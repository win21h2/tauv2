==> flow/design.v <==
module pc (
	input wire clk,
	input wire rst,
	input wire [1:0] pc_handle,
	output reg [23:0] pc_out
);
	always @(posedge clk or posedge rst) begin
		if (rst) begin
			pc_out <= 24'b0;
		end
		else begin
			case(pc_handle)
				2'b00: pc_out <= pc_out;  
				2'b01: pc_out <= pc_out + 1;  
			endcase
		end
	end
endmodule
Step by step through the tools: pc
Tool output for the design above, in the order of the flow.
Lines are those of the file above, counted from 1.
Cell names lack the library's common part.
The mark n/a stands for no value.
- top module: pc
- clock port: clk
- standard-cell library: sky130hd
- timing corner: tt_025C_1v80

Elaborated design
Source: Yosys, flattened and elaborated, memories not mapped. Widths are those after wreduce; folded enables and synchronous resets count as part of the registers. Registers that Yosys merges into a memory's read port (data or address) are not register bits. Print and check cells do not count. Equal cells are merged and count once.
- flip-flop bits (word level): 24
- latch bits at 0
- bits in writable memories: 0
- noted ROM bits: 0
- noted word width x clocked read ports: 0
- memories at 0
- input bits at 4
- noted output and inout bits: 24
- add/sub/neg operators at 1
- noted multiply operators: 0
- divide/modulo/power cells at 0
- magnitude comparators: 0
- equality and inequality tests at 1
- shift-type cells at 0
- noted mux-type cells: 0
- bitwise gates (word level): 0
- reduce/logical cells: 0
- operators with widths (operator ; count):
    adder 24 x 1 -> 24 bit with constant B ; 1
    equality test 2 x 1 -> 1 bit with constant B ; 1

Depth
Longest topological path by Yosys (ltp), each cell counted once; first at word level (registers and memories cut), then after technology mapping (sequential cells cut; the memories' decode and read muxes count).
- depth in word-level cells at 1
- noted ABC_AREA: 0
- mapped depth: 6
- gate-level depth less buffers: 5

After synthesis
The flow's flattened synthesis, as Yosys stat reports it; memories are mapped. The netlist is that of the ABC_AREA named above (0 if unset); the other value can give another one.
- noted cell count: 99
- mapped area at 1138.6 um^2
- noted sequential part of the area: 600.6 um^2
- mapped flip-flops: 24
- buffer cells: 2
- cell types (cell ; count ; total area (um^2)):
    dfrtp_1 ; 24 ; 600.576
    xnor2_1 ; 14 ; 122.618
    xor2_1 ; 9 ; 78.826
    nand3_1 ; 11 ; 55.053
    nor3_2 ; 5 ; 50.048
    nand4_1 ; 7 ; 43.792
    nand2_1 ; 9 ; 33.782
    buf_6 ; 2 ; 22.522
    and2_1 ; 3 ; 18.768
    nor3_4 ; 1 ; 16.266
    nand2b_4 ; 1 ; 13.763
    ha_1 ; 1 ; 12.512
    nor2_1 ; 3 ; 11.261
    or4_4 ; 1 ; 11.261
    nor3_1 ; 2 ; 10.01
    and2b_2 ; 1 ; 8.758
    and4_1 ; 1 ; 8.758
    inv_1 ; 2 ; 7.507
Other cell types: 2; their cells: 2.

Worst setup path after synthesis
Source: OpenSTA report_checks on the synthesized netlist (no wires, ideal clock, input and output delay 20% of the period each), path of least setup slack; recovery checks are left aside. Register names are those of the netlist, which keeps one name where synthesis merged equal registers.
- path kind: input port to flip-flop
- start point: input port pc_handle[1]
- end point: register pc_out[17]
- noted period: 3.05 ns
- setup time: 0.079 ns
- time at the first pin at 0.610 ns
- arrival time at 1.840 ns
- data required time: 2.971 ns
- noted path slack: 1.131 ns
- noted path delay: 1.309 ns
- driving pins on the path at 6
- period reached after synthesis at 1.919 ns
"path delay" = arrival - input delay + setup time.
"driving pins on the path" counts driving pins, that of a launching flip-flop among them; a cell with two outputs on the path counts twice.
"period reached after synthesis" is the clock period less the worst setup slack; recovery checks do not enter. This is arithmetic on one report: input and output delays are still those of the set period (20% each).
The rows between start and end are the longest chain of elaborated cells between them; the timing report does not say that the signal goes this way. Where chains are equally long, one stands for them.
Each line given opens the expression or statement behind the cell; cells for indexed reads and writes are added by Yosys, which also makes memories of some case tables.
A register here has more assigning lines than the two given.
- cells stage by stage: nand2b_4 -> buf_6 -> or4_4 -> buf_6 -> nor3_2 -> xor2_1
- length of the longest elaborated chain at 1
- RTL lines, path post-synthesis (element ; line ; source):
    start, declared ; 4 ; input wire [1:0] pc_handle,
    equality test 2 x 1 -> 1 bit ; 12 ; case(pc_handle)
    end, assigned ; 13 ; 2'b00: pc_out <= pc_out;
    end, assigned ; 14 ; 2'b01: pc_out <= pc_out + 1;
    end, declared ; 5 ; output reg [23:0] pc_out

Path in the finished layout
Path of least setup slack in the final report of run 1 (OpenROAD, finished layout, wires in). Where an end is a register, its clock arrival counts in the times.
- path kind: flip-flop to flip-flop
- start point: register pc_out[1]
- end point: register pc_out[22]
- noted period: 1.42 ns
- setup time: 0.09 ns
- time at the first pin at 0.32 ns
- arrival time at 1.87 ns
- data required time: 1.65 ns
- noted path slack: -0.22 ns
- driving pins on the path at 8
The rows between start and end are the longest chain of elaborated cells between them; the timing report does not say that the signal goes this way. Where chains are equally long, one stands for them.
A register here has more assigning lines than the two given.
- cells stage by stage: dfrtp_1 -> buf_6 -> ha_4 -> nand4_1 -> nor3_2 -> buf_6 -> nand4_1 -> xnor2_1
- length of the longest elaborated chain at 1
- RTL lines, path after layout (element ; line ; source):
    start, declared ; 5 ; output reg [23:0] pc_out
    start, assigned ; 13 ; 2'b00: pc_out <= pc_out;
    start, assigned ; 14 ; 2'b01: pc_out <= pc_out + 1;
    adder 24 x 1 -> 24 bit ; 14 ;
    end, assigned ; 13 ;
    end, assigned ; 14 ;
    end, declared ; 5 ;

Hand-over note for pc

Stored flow runs of pc (2 of them; Yosys, OpenROAD, sky130hd). They differ in their settings and are not a sequence. Constraints: input delay and output delay 20% of the set period each, output load 0.01 pF.
"critical path time" means the part of the period allowed to the worst setup path (the constraints hold back 20% at inputs and 20% at outputs) less its slack; where the path has registers, the arrival times of their clocks count too.

Run 1

==> flow/run.sh <==
#!/bin/bash
# the make line also repeats the synthesis and layout settings of config.mk as NAME=value (left out here)
make -C /OpenROAD-flow-scripts/flow DESIGN_CONFIG=/design/flow/config.mk WORK_HOME=/design/flow/orfs CLKGATE_MAP_FILE= finish
==> flow/config.mk <==
export PLATFORM = sky130hd
export DESIGN_NAME = pc
export DESIGN_NICKNAME = pc
export VERILOG_FILES = /design/flow/design.v
export SDC_FILE = /design/flow/constraint.sdc
export NUM_CORES = 4
export LEC_CHECK = 0
export ABC_AREA = 0
export CAP_MARGIN = 5
export CORE_MARGIN = 3
export CORE_UTILIZATION = 46
export GPL_ROUTABILITY_DRIVEN = 1
export MAX_ROUTING_LAYER = met5
export PLACE_DENSITY_LB_ADDON = 0.14
export SETUP_SLACK_MARGIN = 0.2
export SLEW_MARGIN = 20
export TNS_END_PERCENT = 25
==> flow/constraint.sdc <==
create_clock -name core_clock -period 1.42 [get_ports {clk}]
set_input_delay 0.2840 -clock core_clock [delete_from_list [all_inputs] [get_ports {clk}]]
set_output_delay 0.2840 -clock core_clock [all_outputs]
set_load 0.01 [all_outputs]

Measured in run 1:
- synthesized cell area at 1138.6 um^2
- die area: 3108.1 um^2
- noted the std-cell area (final layout): 1841.8 um^2
- worst setup slack after layout: -0.224 ns
- total negative slack on setup checks: -2.648 ns
- critical path time: 1.64 ns
- critical path kind: flip-flop to flip-flop

Run 2

==> flow/run.sh <==
#!/bin/bash
# the make line also repeats the synthesis and layout settings of config.mk as NAME=value (left out here)
make -C /OpenROAD-flow-scripts/flow DESIGN_CONFIG=/design/flow/config.mk WORK_HOME=/design/flow/orfs CLKGATE_MAP_FILE= finish
==> flow/config.mk <==
export PLATFORM = sky130hd
export DESIGN_NAME = pc
export DESIGN_NICKNAME = pc
export VERILOG_FILES = /design/flow/design.v
export SDC_FILE = /design/flow/constraint.sdc
export NUM_CORES = 4
export LEC_CHECK = 0
export CAP_MARGIN = 20
export CORE_MARGIN = 2
export CORE_UTILIZATION = 35
export SLEW_MARGIN = 20
==> flow/constraint.sdc <==
create_clock -name core_clock -period 2.02 [get_ports {clk}]
set_input_delay 0.4040 -clock core_clock [delete_from_list [all_inputs] [get_ports {clk}]]
set_output_delay 0.4040 -clock core_clock [all_outputs]
set_load 0.01 [all_outputs]

Measured in run 2:
- synthesized cell area at 1138.6 um^2
- die area: 3725.3 um^2
- noted the std-cell area (final layout): 1493.9 um^2
- worst setup slack after layout: 0.240 ns
- total negative slack on setup checks: 0.000 ns
- critical path time: 1.38 ns
- critical path kind: flip-flop to output port

End of note.
